==> flow/design.v <==
`timescale 1ns / 1ps
module DEC(
input 			clk,
input	[31:0] 	instr,
input 			regwrite_WB, 		 
input 	[4:0] 	wa_WB,				 
input 	[31:0] 	wdata,				 
output wire 	[31:0]	rda,rdb, 
output wire 	[31:0]	imm,
output wire			ALUsrc,	    
output wire			[1:0] ALUOP, 
output wire			regwrite,memtoreg, 		    
output wire			memread,memwrite,branch,    
output wire			[4:0]	wa, 	
output wire         [2:0]	funct3,
output wire         		funct7,
output wire			[4:0]	ra1, 
output wire			[4:0]	ra2
);
assign 	wa 		= 	instr[11:7];
assign 	funct3	=	instr[14:12];
assign	funct7 	=  	instr[30];
assign 	ra1 	= 	instr[19:15];
assign 	ra2 	= 	instr[24:20];
regfile regfile (
	.clk(clk), 
	.ra1(ra1),
	.ra2(ra2),
	.wa(wa_WB),
	.en_write(regwrite_WB),
	.wdata(wdata),
	.rd1(rda),
	.rd2(rdb)
);
ImmGen ImmGen(
.instr(instr),
.imm_out(imm)
);
control control(
.opcode(instr[6:0]),
.ALUsrc(ALUsrc),.ALUOP(ALUOP),			 
.regwrite(regwrite),.memtoreg(memtoreg),   
.memread(memread),.memwrite(memwrite),.branch(branch)	  
);
endmodule
`timescale 1ns / 1ps
module ImmGen(
input [31:0] instr,
output reg[31:0] imm_out
);
always@(*)
begin
        case (instr[6:0])
		7'b0010011: 
			begin						
			if(instr[14:12]==3'b101) begin     
				imm_out[5:0] <= instr[25:20];
				imm_out[31:6] <= 26'd0;
			end
			else begin							 
				imm_out[11:0] <= instr[31:20];
				if(instr[31])
				imm_out[31:12] <= 20'hfffff;	    
				else
				imm_out[31:12] <= 20'd0;
			end
		end
		7'b0110111:
		begin
			imm_out[19:0] <= instr[31:12];
			imm_out[31:20] <= 12'd0;
		end
        default : 
		begin
			imm_out[31:0] <= 32'd0;
		end	
        endcase
end
endmodule
module control(
    input wire [6:0]	opcode,  
    output reg ALUsrc,  
    output reg [1:0] ALUOP,  
	output reg			regwrite,memtoreg,  		    
	output reg			memread,memwrite,branch	   	 
);
always@(*) begin
        case (opcode[6:0])
		7'b0110011:       
			begin
			regwrite <= 1'b1;
			memtoreg <= 1'b0;
			ALUsrc	 <= 1'b0;  
			ALUOP 	 <= 2'b10; 
			memread  <=  1'b0;
			memwrite <=  1'b0;
			branch   <=  1'b0;
			end
		7'b0010011: 	 
			begin		
			regwrite <= 1'b1;
			memtoreg <= 1'b0;
			ALUsrc	 <= 1'b1;	 
			ALUOP 	 <= 2'b11;
		    memread  <=  1'b0;
			memwrite <=  1'b0;
			branch   <=  1'b0;
			end
		7'b0110111: 	 
			begin		
			regwrite <= 1'b1;
			memtoreg <= 1'b0;
			ALUsrc	 <= 1'b1;	 
			ALUOP 	 <= 2'b01;
		    memread  <=  1'b0;
			memwrite <=  1'b0;
			branch   <=  1'b0;			
			end
		default : 
			begin
			regwrite <= 1'b0;
			memtoreg <= 1'b0;
			ALUsrc   <= 1'b0;
			ALUOP    <= 2'b00;
		    memread  <=  1'b0;
			memwrite <=  1'b0;
			branch   <=  1'b0;			
			end
        endcase
end
endmodule
module regfile(
input clk, 
input [4:0] ra1,ra2, 
input en_write, 
input [4:0] wa, 
input [31:0] wdata,
output reg[31:0] rd1,rd2  
);
	reg [31:0]  reg_r0_q; 
    reg [31:0]  reg_r1_q;
    reg [31:0]  reg_r2_q;
    reg [31:0]  reg_r3_q;
    reg [31:0]  reg_r4_q;
    reg [31:0]  reg_r5_q;
    reg [31:0]  reg_r6_q;
    reg [31:0]  reg_r7_q;
    reg [31:0]  reg_r8_q;
    reg [31:0]  reg_r9_q;
    reg [31:0] reg_r10_q;
    reg [31:0] reg_r11_q;
    reg [31:0] reg_r12_q;
    reg [31:0] reg_r13_q;
    reg [31:0] reg_r14_q;
    reg [31:0] reg_r15_q;
    reg [31:0] reg_r16_q;
    reg [31:0] reg_r17_q;
    reg [31:0] reg_r18_q;
    reg [31:0] reg_r19_q;
    reg [31:0] reg_r20_q;
    reg [31:0] reg_r21_q;
    reg [31:0] reg_r22_q;
    reg [31:0] reg_r23_q;
    reg [31:0] reg_r24_q;
    reg [31:0] reg_r25_q;
    reg [31:0] reg_r26_q;
    reg [31:0] reg_r27_q;
    reg [31:0] reg_r28_q;
    reg [31:0] reg_r29_q;
    reg [31:0] reg_r30_q;
    reg [31:0] reg_r31_q;
	wire [31:0] x0_zero_w = 32'b0 ;
	wire [31:0] x1_ra_w   = reg_r1_q;
	wire [31:0] x2_sp_w   = reg_r2_q;
	wire [31:0] x3_gp_w   = reg_r3_q;
	wire [31:0] x4_tp_w   = reg_r4_q;
	wire [31:0] x5_t0_w   = reg_r5_q;
	wire [31:0] x6_t1_w   = reg_r6_q;
	wire [31:0] x7_t2_w   = reg_r7_q;
	wire [31:0] x8_s0_w   = reg_r8_q;
	wire [31:0] x9_s1_w   = reg_r9_q;
	wire [31:0] x10_a0_w  = reg_r10_q;
	wire [31:0] x11_a1_w  = reg_r11_q;
	wire [31:0] x12_a2_w  = reg_r12_q;
	wire [31:0] x13_a3_w  = reg_r13_q;
	wire [31:0] x14_a4_w  = reg_r14_q;
	wire [31:0] x15_a5_w  = reg_r15_q;
	wire [31:0] x16_a6_w  = reg_r16_q;
	wire [31:0] x17_a7_w  = reg_r17_q;
	wire [31:0] x18_s2_w  = reg_r18_q;
	wire [31:0] x19_s3_w  = reg_r19_q;
	wire [31:0] x20_s4_w  = reg_r20_q;
	wire [31:0] x21_s5_w  = reg_r21_q;
	wire [31:0] x22_s6_w  = reg_r22_q;
	wire [31:0] x23_s7_w  = reg_r23_q;
	wire [31:0] x24_s8_w  = reg_r24_q;
	wire [31:0] x25_s9_w  = reg_r25_q;
	wire [31:0] x26_s10_w = reg_r26_q;
	wire [31:0] x27_s11_w = reg_r27_q;
	wire [31:0] x28_t3_w  = reg_r28_q;
	wire [31:0] x29_t4_w  = reg_r29_q;
	wire [31:0] x30_t5_w  = reg_r30_q;
	wire [31:0] x31_t6_w  = reg_r31_q;
    always@(*)
    begin
        case (ra1)
		5'd0:  rd1 <= x0_zero_w ;
        5'd1:  rd1 <= x1_ra_w   ;
        5'd2:  rd1 <= x2_sp_w   ;
        5'd3:  rd1 <= x3_gp_w   ;
        5'd4:  rd1 <= x4_tp_w   ;
        5'd5:  rd1 <= x5_t0_w   ;
        5'd6:  rd1 <= x6_t1_w   ;
        5'd7:  rd1 <= x7_t2_w   ;
        5'd8:  rd1 <= x8_s0_w   ;
        5'd9:  rd1 <= x9_s1_w   ;
        5'd10: rd1 <= x10_a0_w  ;
        5'd11: rd1 <= x11_a1_w  ;
        5'd12: rd1 <= x12_a2_w  ;
        5'd13: rd1 <= x13_a3_w  ;
        5'd14: rd1 <= x14_a4_w  ;
        5'd15: rd1 <= x15_a5_w  ;
        5'd16: rd1 <= x16_a6_w  ;
        5'd17: rd1 <= x17_a7_w  ;
        5'd18: rd1 <= x18_s2_w  ;
        5'd19: rd1 <= x19_s3_w  ;
        5'd20: rd1 <= x20_s4_w  ;
        5'd21: rd1 <= x21_s5_w  ;
        5'd22: rd1 <= x22_s6_w  ;
        5'd23: rd1 <= x23_s7_w  ;
        5'd24: rd1 <= x24_s8_w  ;
        5'd25: rd1 <= x25_s9_w  ;
        5'd26: rd1 <= x26_s10_w ;
        5'd27: rd1 <= x27_s11_w ;
        5'd28: rd1 <= x28_t3_w  ;
        5'd29: rd1 <= x29_t4_w  ;
        5'd30: rd1 <= x30_t5_w  ;
        5'd31: rd1 <= x31_t6_w  ;
     default : rd1 <= 32'h00000000;
        endcase
        case (ra2)
		5'd0:  rd2 <= x0_zero_w ;
        5'd1:  rd2 <= x1_ra_w   ;
        5'd2:  rd2 <= x2_sp_w   ;
        5'd3:  rd2 <= x3_gp_w   ;
        5'd4:  rd2 <= x4_tp_w   ;
        5'd5:  rd2 <= x5_t0_w   ;
        5'd6:  rd2 <= x6_t1_w   ;
        5'd7:  rd2 <= x7_t2_w   ;
        5'd8:  rd2 <= x8_s0_w   ;
        5'd9:  rd2 <= x9_s1_w   ;
        5'd10: rd2 <= x10_a0_w  ;
        5'd11: rd2 <= x11_a1_w  ;
        5'd12: rd2 <= x12_a2_w  ;
        5'd13: rd2 <= x13_a3_w  ;
        5'd14: rd2 <= x14_a4_w  ;
        5'd15: rd2 <= x15_a5_w  ;
        5'd16: rd2 <= x16_a6_w  ;
        5'd17: rd2 <= x17_a7_w  ;
        5'd18: rd2 <= x18_s2_w  ;
        5'd19: rd2 <= x19_s3_w  ;
        5'd20: rd2 <= x20_s4_w  ;
        5'd21: rd2 <= x21_s5_w  ;
        5'd22: rd2 <= x22_s6_w  ;
        5'd23: rd2 <= x23_s7_w  ;
        5'd24: rd2 <= x24_s8_w  ;
        5'd25: rd2 <= x25_s9_w  ;
        5'd26: rd2 <= x26_s10_w ;
        5'd27: rd2 <= x27_s11_w ;
        5'd28: rd2 <= x28_t3_w  ;
        5'd29: rd2 <= x29_t4_w  ;
        5'd30: rd2 <= x30_t5_w  ;
        5'd31: rd2 <= x31_t6_w  ;
     default : rd2 <= 32'h00000000;
        endcase
    end
    always@(negedge clk)
    begin
	if(en_write)
		case (wa)
		5'd0:	reg_r0_q  <= 32'b0;
        5'd1:   reg_r1_q  <= wdata ;
        5'd2:   reg_r2_q  <= wdata ;
        5'd3:   reg_r3_q  <= wdata ;
        5'd4:   reg_r4_q  <= wdata ;
        5'd5:   reg_r5_q  <= wdata ;
        5'd6:   reg_r6_q  <= wdata ;
        5'd7:   reg_r7_q  <= wdata ;
        5'd8:   reg_r8_q  <= wdata ;
        5'd9:   reg_r9_q  <= wdata ;
        5'd10:  reg_r10_q <= wdata ;
        5'd11:  reg_r11_q <= wdata ;
        5'd12:  reg_r12_q <= wdata ;
        5'd13:  reg_r13_q <= wdata ;
        5'd14:  reg_r14_q <= wdata ;
        5'd15:  reg_r15_q <= wdata ;
        5'd16:  reg_r16_q <= wdata ;
        5'd17:  reg_r17_q <= wdata ;
        5'd18:  reg_r18_q <= wdata ;
        5'd19:  reg_r19_q <= wdata ;
        5'd20:  reg_r20_q <= wdata ;
        5'd21:  reg_r21_q <= wdata ;
        5'd22:  reg_r22_q <= wdata ;
        5'd23:  reg_r23_q <= wdata ;
        5'd24:  reg_r24_q <= wdata ;
        5'd25:  reg_r25_q <= wdata ;
        5'd26:  reg_r26_q <= wdata ;
        5'd27:  reg_r27_q <= wdata ;
        5'd28:  reg_r28_q <= wdata ;
        5'd29:  reg_r29_q <= wdata ;
        5'd30:  reg_r30_q <= wdata ;
        5'd31:  reg_r31_q <= wdata ;
		endcase				     
	end
endmodule	
Step by step through the tools: DEC
Tool output for the design above, in the order of the flow.
Lines are those of the file above, counted from 1.
Library cell names are shortened.
{"block": "inputs", "top": "DEC", "clk_port": "clk", "cell_library": "sky130hd", "pvt_corner": "tt_025C_1v80"}

Word level
Yosys after proc, flatten, opt, wreduce and memory -nomap, before mapping. Enables and synchronous resets that opt folds into registers are not counted as muxes. Memory bits, and registers merged into a memory's read port (data or address), are not among the register bits. Print and check cells are not counted. Equal cells are merged and count once.
{"block": "word_totals", "register_bits": 992, "wordCells": 177, "mem_bits_ro": 0, "ram_bits": 0, "in_bits": 71, "latch_bits": 0, "clocked_rd_ports_x_width": 0, "mem_count": 0, "out_inout_bits": 123}
{"block": "classes", "eq_ne": 97, "multipliers": 0, "cmp": 0, "n_shift": 0, "n_logic": 0, "mux": 14, "n_reduce_logical": 35, "div_mod_pow": 0, "addsub": 0}
{"block": "op_table", "operator": "parallel mux 32 bit (select 32 bit)", "count": 2}
{"block": "op_table", "operator": "equality test 5 bit with constant B", "count": 48}
{"block": "op_table", "operator": "equality test 5 x 4 -> 1 bit with constant B", "count": 24}
{"block": "op_table", "operator": "AND reduction 2 bit", "count": 31}
{"block": "op_table", "operator": "equality test 5 x 3 -> 1 bit with constant B", "count": 12}
{"block": "op_table", "operator": "2-to-1 mux 12 bit", "count": 3}
{"block": "op_table", "operator": "equality test 5 x 2 -> 1 bit with constant B", "count": 6}
{"block": "op_table", "operator": "parallel mux 6 bit (select 2 bit)", "count": 2}
{"block": "op_table", "operator": "parallel mux 8 bit (select 2 bit)", "count": 1}
{"block": "op_table", "operator": "2-to-1 mux 8 bit", "count": 2}
{"block": "op_table", "operator": "equality test 5 x 1 -> 1 bit with constant B", "count": 3}
{"block": "op_table", "operator": "equality test 7 x 6 -> 1 bit with constant B", "count": 2}
{"block": "op_table", "operator": "zero test 5 bit", "count": 2}
{"block": "op_table", "operator": "equality test 7 x 5 -> 1 bit with constant B", "count": 1}
{"block": "op_table", "operator": "parallel mux 2 bit (select 3 bit)", "count": 1}
{"block": "op_table", "operator": "2-to-1 mux 6 bit", "count": 1}
{"block": "op_table", "operator": "equality test 3 bit with constant B", "count": 1}
{"block": "op_table", "operator": "OR reduction 3 bit", "count": 1}
{"block": "op_table", "operator": "OR reduction 2 bit", "count": 1}
{"block": "op_table", "operator": "2-to-1 mux 1 bit", "count": 2}

Logic depth
Depth = most cells in a row (Yosys ltp): at word level without a register or memory, in the mapped netlist without a sequential cell, where the memories' decode and read muxes count.
{"block": "logic_depth", "word_depth": 3, "abc_area": 0, "depth_mapped": 10, "depth_no_buf": 5}

Mapped cells and area
Yosys stat after the flow's synthesis: flattened, memories mapped to cells. It holds for the ABC_AREA given above (unset counts as 0); a run with the other value may have another netlist.
{"block": "synth_totals", "mapped_area_um2": 43789.5, "buffers": 325, "ffs": 992, "stdcells": 3136, "sequential_area_um2": 29788.6}
{"block": "types", "cell": "edfxtp_1", "count": 992, "area_total_um2": 2.98E+04}
{"block": "types", "cell": "a22oi_1", "count": 487, "area_total_um2": 3.66E+03}
{"block": "types", "cell": "and3_1", "count": 338, "area_total_um2": 2.11E+03}
{"block": "types", "cell": "nand3_1", "count": 282, "area_total_um2": 1.41E+03}
{"block": "types", "cell": "clkbuf_1", "count": 229, "area_total_um2": 859.574}
{"block": "types", "cell": "a32oi_1", "count": 96, "area_total_um2": 840.806}
{"block": "types", "cell": "nand4_1", "count": 134, "area_total_um2": 838.304}
{"block": "types", "cell": "a2111oi_0", "count": 90, "area_total_um2": 788.256}
{"block": "types", "cell": "or4_1", "count": 53, "area_total_um2": 397.882}
{"block": "types", "cell": "a22o_1", "count": 36, "area_total_um2": 315.302}
{"block": "types", "cell": "a222oi_1", "count": 30, "area_total_um2": 300.288}
{"block": "types", "cell": "buf_4", "count": 36, "area_total_um2": 270.259}
{"block": "types", "cell": "a2111oi_2", "count": 16, "area_total_um2": 240.23}
{"block": "types", "cell": "and2_1", "count": 34, "area_total_um2": 212.704}
{"block": "types", "cell": "nor2_1", "count": 52, "area_total_um2": 195.187}
{"block": "types", "cell": "buf_2", "count": 37, "area_total_um2": 185.178}
{"block": "types", "cell": "a221oi_1", "count": 18, "area_total_um2": 157.651}
{"block": "types", "cell": "buf_6", "count": 12, "area_total_um2": 135.13}
Not listed: further types 37, cells in them 164.
By module: a second synthesis without flattening, with its own total; a netlist apart from the flattened one above.
{"block": "hier_totals", "cells_unflattened": 3120, "hier_area_um2": 43691.9}
Rows give one instance, submodules left out.
{"block": "by_module", "module": "regfile", "instances": 1, "mod_seq_area_um2": 29788.6, "area_um2": 43066.3, "n_cells": 3023}
{"block": "by_module", "module": "ImmGen", "instances": 1, "mod_seq_area_um2": 0.0, "area_um2": 391.6, "n_cells": 65}
{"block": "by_module", "module": "DEC", "instances": 1, "mod_seq_area_um2": 0.0, "area_um2": 142.6, "n_cells": 19}
{"block": "by_module", "module": "control", "instances": 1, "mod_seq_area_um2": 0.0, "area_um2": 91.3, "n_cells": 13}

## Implementation results

Flow measurements of DEC on sky130hd: 2 stored runs with different settings, listed in no order. Input and output delays are each 20% of the period that was set; the output load is 0.01 pF.
"power.total_uw" rests on the timing tool's default activity at the inputs, not on a simulated workload.

Run 1
==> flow/run.sh <==
#!/bin/bash
# the make line also repeats the synthesis and layout settings of config.mk as NAME=value (left out here)
make -C /OpenROAD-flow-scripts/flow DESIGN_CONFIG=/design/flow/config.mk WORK_HOME=/design/flow/orfs CLKGATE_MAP_FILE= finish
==> flow/config.mk <==
export PLATFORM = sky130hd
export DESIGN_NAME = DEC
export DESIGN_NICKNAME = DEC
export VERILOG_FILES = /design/flow/design.v
export SDC_FILE = /design/flow/constraint.sdc
export NUM_CORES = 4
export LEC_CHECK = 0
export CAP_MARGIN = 10
export CELL_PAD_IN_SITES_GLOBAL_PLACEMENT = 3
export CORE_MARGIN = 7
export CORE_UTILIZATION = 65
export PLACE_DENSITY = 0.83
export SLEW_MARGIN = 20
==> flow/constraint.sdc <==
create_clock -name core_clock -period 9.21 [get_ports {clk}]
set_input_delay 1.8420 -clock core_clock [delete_from_list [all_inputs] [get_ports {clk}]]
set_output_delay 1.8420 -clock core_clock [all_outputs]
set_load 0.01 [all_outputs]

==> results of run 1, as JSON <==
{
  "outcome": "incomplete, placement halted on GPL-0301"
}

Run 2
==> flow/run.sh <==
#!/bin/bash
# the make line also repeats the synthesis and layout settings of config.mk as NAME=value (left out here)
make -C /OpenROAD-flow-scripts/flow DESIGN_CONFIG=/design/flow/config.mk WORK_HOME=/design/flow/orfs CLKGATE_MAP_FILE= finish
==> flow/config.mk <==
export PLATFORM = sky130hd
export DESIGN_NAME = DEC
export DESIGN_NICKNAME = DEC
export VERILOG_FILES = /design/flow/design.v
export SDC_FILE = /design/flow/constraint.sdc
export NUM_CORES = 4
export LEC_CHECK = 0
export CAP_MARGIN = 20
export CELL_PAD_IN_SITES_DETAIL_PLACEMENT = 0
export CORE_ASPECT_RATIO = 0.52
export CORE_MARGIN = 9
export CORE_UTILIZATION = 46
export GPL_ROUTABILITY_DRIVEN = 1
export MIN_ROUTING_LAYER = met1
export PLACE_DENSITY_LB_ADDON = 0.26
export SETUP_SLACK_MARGIN = 0.1
export SLEW_MARGIN = 10
==> flow/constraint.sdc <==
create_clock -name core_clock -period 7.77 [get_ports {clk}]
set_input_delay 1.5540 -clock core_clock [delete_from_list [all_inputs] [get_ports {clk}]]
set_output_delay 1.5540 -clock core_clock [all_outputs]
set_load 0.01 [all_outputs]

==> results of run 2, as JSON <==
{
  "layout_stdcell_area_um2": 59286.9,
  "worst_hold_slack_ps": 3108,
  "util_frac": 0.63,
  "worst_setup_slack_ps": -283,
  "timing.setup.tns_ps": -7475,
  "final_die_area_um2": 107225.0,
  "power.total_uw": 14419,
  "yosys.chip_area_um2": 43789.5
}
