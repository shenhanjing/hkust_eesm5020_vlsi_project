==> flow/design.v <==
module fir_16tap (
	input wire				clk,           
	input wire              rst,           
	input wire signed	[15:0]		xin,		 
	output wire signed	[35:0]		yout		 
);
wire signed [15:0]	x_n0,x_n1,x_n2,x_n3,x_n4,x_n5,x_n6,x_n7,x_n8,x_n9,x_n10,x_n11,x_n12,x_n13,x_n14,x_n15;
wire signed [31:0]	y0,y1,y2,y3,y4,y5,y6,y7,y8,y9,y10,y11,y12,y13,y14,y15;
wire signed [15:0] a0,a1,a2,a3,a4,a5,a6,a7,a8,a9,a10,a11,a12,a13,a14,a15;
assign	a0 = 16'd0;			 
assign	a1 = 16'd1;			 
assign	a2 = 16'd2;			 
assign	a3 = 16'd3;			 
assign	a4 = 16'd4;			 
assign	a5 = 16'd5;			 
assign	a6 = 16'd6;			 
assign	a7 = 16'd7;			 
assign	a8 = 16'd8;			 
assign	a9 = 16'd9;			 
assign	a10 = 16'd10;			 
assign	a11 = 16'd11;			 
assign	a12 = 16'd12;			 
assign	a13 = 16'd13;			 
assign	a14 = 16'd14;			 
assign	a15 = 16'd15;			 
assign x_n0=xin;
dff dff1(.rst(rst),.clk(clk),.d(x_n0[15:0]),.q(x_n1[15:0]));
dff dff2(.rst(rst),.clk(clk),.d(x_n1[15:0]),.q(x_n2[15:0]));
dff dff3(.rst(rst),.clk(clk),.d(x_n2[15:0]),.q(x_n3[15:0]));
dff dff4(.rst(rst),.clk(clk),.d(x_n3[15:0]),.q(x_n4[15:0]));
dff dff5(.rst(rst),.clk(clk),.d(x_n4[15:0]),.q(x_n5[15:0]));
dff dff6(.rst(rst),.clk(clk),.d(x_n5[15:0]),.q(x_n6[15:0]));
dff dff7(.rst(rst),.clk(clk),.d(x_n6[15:0]),.q(x_n7[15:0]));
dff dff8(.rst(rst),.clk(clk),.d(x_n7[15:0]),.q(x_n8[15:0]));
dff dff9(.rst(rst),.clk(clk),.d(x_n8[15:0]),.q(x_n9[15:0]));
dff dff10(.rst(rst),.clk(clk),.d(x_n9[15:0]),.q(x_n10[15:0]));
dff dff11(.rst(rst),.clk(clk),.d(x_n10[15:0]),.q(x_n11[15:0]));
dff dff12(.rst(rst),.clk(clk),.d(x_n11[15:0]),.q(x_n12[15:0]));
dff dff13(.rst(rst),.clk(clk),.d(x_n12[15:0]),.q(x_n13[15:0]));
dff dff14(.rst(rst),.clk(clk),.d(x_n13[15:0]),.q(x_n14[15:0]));
dff dff15(.rst(rst),.clk(clk),.d(x_n14[15:0]),.q(x_n15[15:0]));
assign y0=x_n0*a0;
assign y1=x_n1*a1;
assign y2=x_n2*a2;
assign y3=x_n3*a3;
assign y4=x_n4*a4;
assign y5=x_n5*a5;
assign y6=x_n6*a6;
assign y7=x_n7*a7;
assign y8=x_n8*a8;
assign y9=x_n9*a9;
assign y10=x_n10*a10;
assign y11=x_n11*a11;
assign y12=x_n12*a12;
assign y13=x_n13*a13;
assign y14=x_n14*a14;
assign y15=x_n15*a15;
assign yout=y0+y1+y2+y3+y4+y5+y6+y7+y8+y9+y10+y11+y12+y13+y14+y15;
endmodule
module dff (
	input		rst,		 
	input		clk,		 
	input		[15:0]		d,
	output reg	[15:0] 		q
);  
always @ (posedge clk) begin
	if (rst)
		q <= 0;  
    else
		q <= d;
end
endmodule  
Tool chain data of fir_16tap
Tool output for the design above, in the order of the flow. Lines are those of the file above, counted from 1. Operators: Yosys type, input widths -> output width; for muxes data width and select width s. Cell names lack the library's common part. Not given: --

Design top: fir_16tap. Clock port: clk. Cell library: sky130hd. Corner: tt_025C_1v80.

Word level
Yosys after proc, flatten, opt, wreduce and memory -nomap, before mapping. Enables and synchronous resets that opt folds into registers are not counted as muxes. Memory bits, and registers merged into a memory's read port (data or address), are not among the register bits. Print and check cells are not counted. Equal cells are merged and count once.

For multiply operators the number is 11. The entry for add/sub/neg operators reads 14.

Operators by type and width (number): $mul 16x5->21 const B (4); $mul 16x4->20 const B (4); $mul 16x3->19 const B (3); $add 31x21->32 (1); $add 30x21->31 (1); $add 29x21->30 (1); $add 28x21->29 (1); $add 27x21->28 (1); $add 26x21->27 (1); $add 25x21->26 (1); $add 24x19->25 (1); $add 23x20->24 (1); $add 22x20->23 (1); $add 21x20->22 (1); $add 20x18->21 (1); $add 18x19->20 (1); $add 16x17->18 (1).

The figure for bits in registers is 240. For elaborated cells the number is 40.

Depth
Yosys ltp: most cells in a row. Word level: on the elaborated netlist, between registers, memories and ports. Mapped: between sequential cells and ports; inverters and the memories' decode and read muxes count.

Depth in word-level cells: 14. ABC_AREA: 0. The figure for gate-level depth with buffers is 35.

Netlist
Yosys stat after the flow's synthesis: flattened, memories mapped to cells. It holds for the ABC_AREA given above (unset counts as 0); a run with the other value may have another netlist. Totals and module areas in this step are rounded.

Cell types: fa_1 (number 471, total area 9.43E+03 um^2); dfxtp_1 (number 240, total area 4.8E+03 um^2); ha_1 (number 333, total area 4.17E+03 um^2); inv_1 (number 789, total area 2961.59 um^2); nor2b_1 (number 155, total area 969.68 um^2); nor2_1 (number 152, total area 570.547 um^2); xnor2_1 (number 50, total area 437.92 um^2); a21oi_1 (number 53, total area 265.254 um^2); xor2_1 (number 23, total area 201.443 um^2); a21o_1 (number 26, total area 195.187 um^2); o21a_1 (number 16, total area 120.115 um^2); clkbuf_1 (number 30, total area 112.608 um^2); nand2_1 (number 29, total area 108.854 um^2); o21ai_0 (number 21, total area 105.101 um^2); nor3_1 (number 17, total area 85.082 um^2); o21ai_1 (number 17, total area 85.082 um^2); nand2b_1 (number 13, total area 81.328 um^2); a211oi_1 (number 10, total area 75.072 um^2).

Other cell types: 45; their cells: 108.

The entry for flip-flops reads 240. The entry for sequential area reads 0.0048 mm^2. Under standard cells after synthesis stands 2553. The entry for synthesis area reads 0.026 mm^2.

By module: a second synthesis without flattening, with its own total; a netlist apart from the flattened one above.

For cells (unflattened synthesis) the number is 2522. The entry for area (unflattened synthesis) reads 0.026 mm^2.

Each row is one instance without its submodules.

Modules: fir_16tap (area 0.019 mm^2, times used 1, cells 2027, sequential area 0 mm^2); dff (area 0.00046 mm^2, times used 15, cells 33, sequential area 0.00032 mm^2).

Worst setup path after synthesis
Source: OpenSTA report_checks on the synthesized netlist (no wires, ideal clock, input and output delay 20% of the period each), path of least setup slack; recovery checks are left aside. Register names are those of the netlist, which keeps one name where synthesis merged equal registers.

Kind: reg2out. Start: reg dff14.q[2]. End: out yout[32]. Arrival: 8.664 ns. The entry for delay of the path reads 8.664 ns. Stages on the path: 36. For slack the number is 1.336 ns. For buffers on the path the number is 1. Period: 12.5 ns. The entry for launch time at the first pin reads 0.000 ns. Under synthesis period reached stands 11.164 ns.

"delay of the path" = arrival - input delay + setup time. A path that ends at an output port has no setup time. "stages on the path" counts driving pins, that of a launching flip-flop among them; a cell with two outputs on the path counts twice. "synthesis period reached" = period - worst setup slack (recovery checks aside). The figure is calculated, with input and output delays left at 20% of the set period. The rows between start and end are the longest chain of elaborated cells between them; the timing report does not say that the signal goes this way. Where chains are equally long, one stands for them. Each line given opens the expression or statement behind the cell; cells for indexed reads and writes are added by Yosys, which also makes memories of some case tables.

Cells stage by stage: dfxtp_1 ha_1 inv_1 fa_1 inv_1 ha_1 nor2b_1 o21a_1 o21ai_1 a21oi_1 nor3_1 o21ai_1 xor2_1 fa_1 fa_1 inv_1 fa_1 inv_1 fa_1 inv_1 fa_1 fa_1 inv_1 fa_1 inv_1 fa_1 inv_1 ha_1 o21ai_1 a21oi_1 a21oi_1 a21oi_1 o31ai_2 a21oi_1 o22ai_1 buf_4. Under length of the longest elaborated chain stands 3. The entry for elaborated cells between the ends (all ways) reads 3. Classes of those cells: add/sub: 2; mul: 1.

Ends and longest elaborated chain, after synthesis: start, declared (RTL line 64) `output reg [15:0] q`; start, assigned (RTL line 68) `q <= 0;`; start, assigned (RTL line 70) `q <= d;`; $mul 16x4->20 (RTL line 56) `assign y14=x_n14*a14;`; $add 30x21->31 (RTL line 58) `assign yout=y0+y1+y2+y3+y4+y5+y6+y7+y8+y9+y10+y11+y12+y13+y14+y15;`; $add 31x21->32 (RTL line 58); end, declared (RTL line 5) `output wire signed [35:0] yout`.

Some nets on the timed path still bear RTL names; the line given drives or declares the net.

Nets with RTL names, path after synthesis (RTL line): yout[31] (58).

Timing after layout
From the final timing report of flow run A: the path of least setup slack in the routed layout; clock arrival at registers is part of the times.

Kind: reg2out. Start: reg dff14.q[0]. End: out yout[26]. For buffers on the path the number is 1. The entry for launch time at the first pin reads 0.56 ns. Stages on the path: 33. Arrival: 10.40 ns. For slack the number is -0.16 ns. Period: 12.8 ns.

The rows between start and end are the longest chain of elaborated cells between them; the timing report does not say that the signal goes this way. Where chains are equally long, one stands for them.

Cells stage by stage: dfxtp_1 ha_1 ha_1 nand2_1 fa_1 nor2b_1 o21a_1 o21ai_1 a21oi_1 nor3_1 o41ai_1 xor2_1 fa_1 inv_1 fa_1 fa_1 fa_1 fa_1 fa_1 inv_1 fa_1 inv_1 fa_1 inv_1 ha_1 a21oi_1 o21ai_1 o21ai_0 a31oi_1 a221o_1 a31oi_1 xnor2_1 clkdlybuf4s50_1. Under length of the longest elaborated chain stands 3. The entry for elaborated cells between the ends (all ways) reads 3. Classes of those cells: add/sub: 2; mul: 1.

Ends and longest elaborated chain, post-layout: start, declared (RTL line 64) `output reg [15:0] q`; start, assigned (RTL line 68) `q <= 0;`; start, assigned (RTL line 70) `q <= d;`; $mul 16x4->20 (RTL line 56) `assign y14=x_n14*a14;`; $add 30x21->31 (RTL line 58) `assign yout=y0+y1+y2+y3+y4+y5+y6+y7+y8+y9+y10+y11+y12+y13+y14+y15;`; $add 31x21->32 (RTL line 58); end, declared (RTL line 5) `output wire signed [35:0] yout`.

Below are 2 stored runs of the flow (Yosys, OpenROAD; platform sky130hd) on fir_16tap, each with its settings and what was measured, unordered. Constraints: input delay and output delay 20% of the set period each, output load 0.01 pF. "clock period reached" is the run's clock period less its worst setup slack. It is reckoned from that one timing run; input and output delays stay at 20% of the period that was set. By "power" is meant OpenSTA's value without simulated activity: inputs other than the clock are taken to toggle once in ten clock periods, and the tool carries that through the logic. Measured values are rounded.

Files of flow run A:
==> flow/run.sh <==
#!/bin/bash
# the make line also repeats the synthesis and layout settings of config.mk as NAME=value (left out here)
make -C /OpenROAD-flow-scripts/flow DESIGN_CONFIG=/design/flow/config.mk WORK_HOME=/design/flow/orfs CLKGATE_MAP_FILE= finish
==> flow/config.mk <==
export PLATFORM = sky130hd
export DESIGN_NAME = fir_16tap
export DESIGN_NICKNAME = fir_16tap
export VERILOG_FILES = /design/flow/design.v
export SDC_FILE = /design/flow/constraint.sdc
export NUM_CORES = 4
export LEC_CHECK = 0
export CAP_MARGIN = 20
export CORE_MARGIN = 2
export CORE_UTILIZATION = 40
export SETUP_SLACK_MARGIN = -0.65
export SLEW_MARGIN = 20
==> flow/constraint.sdc <==
create_clock -name core_clock -period 12.8 [get_ports {clk}]
set_input_delay 2.5600 -clock core_clock [delete_from_list [all_inputs] [get_ports {clk}]]
set_output_delay 2.5600 -clock core_clock [all_outputs]
set_load 0.01 [all_outputs]

Results of flow run A. The synthesized cell area reads 0.026 mm^2. The die size stands at 0.066 mm^2. The standard-cell area after layout comes to 0.028 mm^2. The setup slack of the worst path stands at -0.16 ns. The final worst hold slack comes to 0.46 ns. The power is 0.002 W. The clock period reached comes to 12.956 ns.

Files of flow run B:
==> flow/run.sh <==
#!/bin/bash
# the make line also repeats the synthesis and layout settings of config.mk as NAME=value (left out here)
make -C /OpenROAD-flow-scripts/flow DESIGN_CONFIG=/design/flow/config.mk WORK_HOME=/design/flow/orfs CLKGATE_MAP_FILE= finish
==> flow/config.mk <==
export PLATFORM = sky130hd
export DESIGN_NAME = fir_16tap
export DESIGN_NICKNAME = fir_16tap
export VERILOG_FILES = /design/flow/design.v
export SDC_FILE = /design/flow/constraint.sdc
export NUM_CORES = 4
export LEC_CHECK = 0
export ABC_AREA = 1
export CAP_MARGIN = 20
export CELL_PAD_IN_SITES_GLOBAL_PLACEMENT = 3
export CORE_MARGIN = 3
export CORE_UTILIZATION = 71
export CTS_CLUSTER_SIZE = 68
export PLACE_DENSITY_LB_ADDON = 0.09
export SETUP_SLACK_MARGIN = 3.39
export SLEW_MARGIN = 20
==> flow/constraint.sdc <==
create_clock -name core_clock -period 21.3 [get_ports {clk}]
set_input_delay 4.2600 -clock core_clock [delete_from_list [all_inputs] [get_ports {clk}]]
set_output_delay 4.2600 -clock core_clock [all_outputs]
set_load 0.01 [all_outputs]

Outcome of flow run B: no final report: placement broke off with FLW-0024.
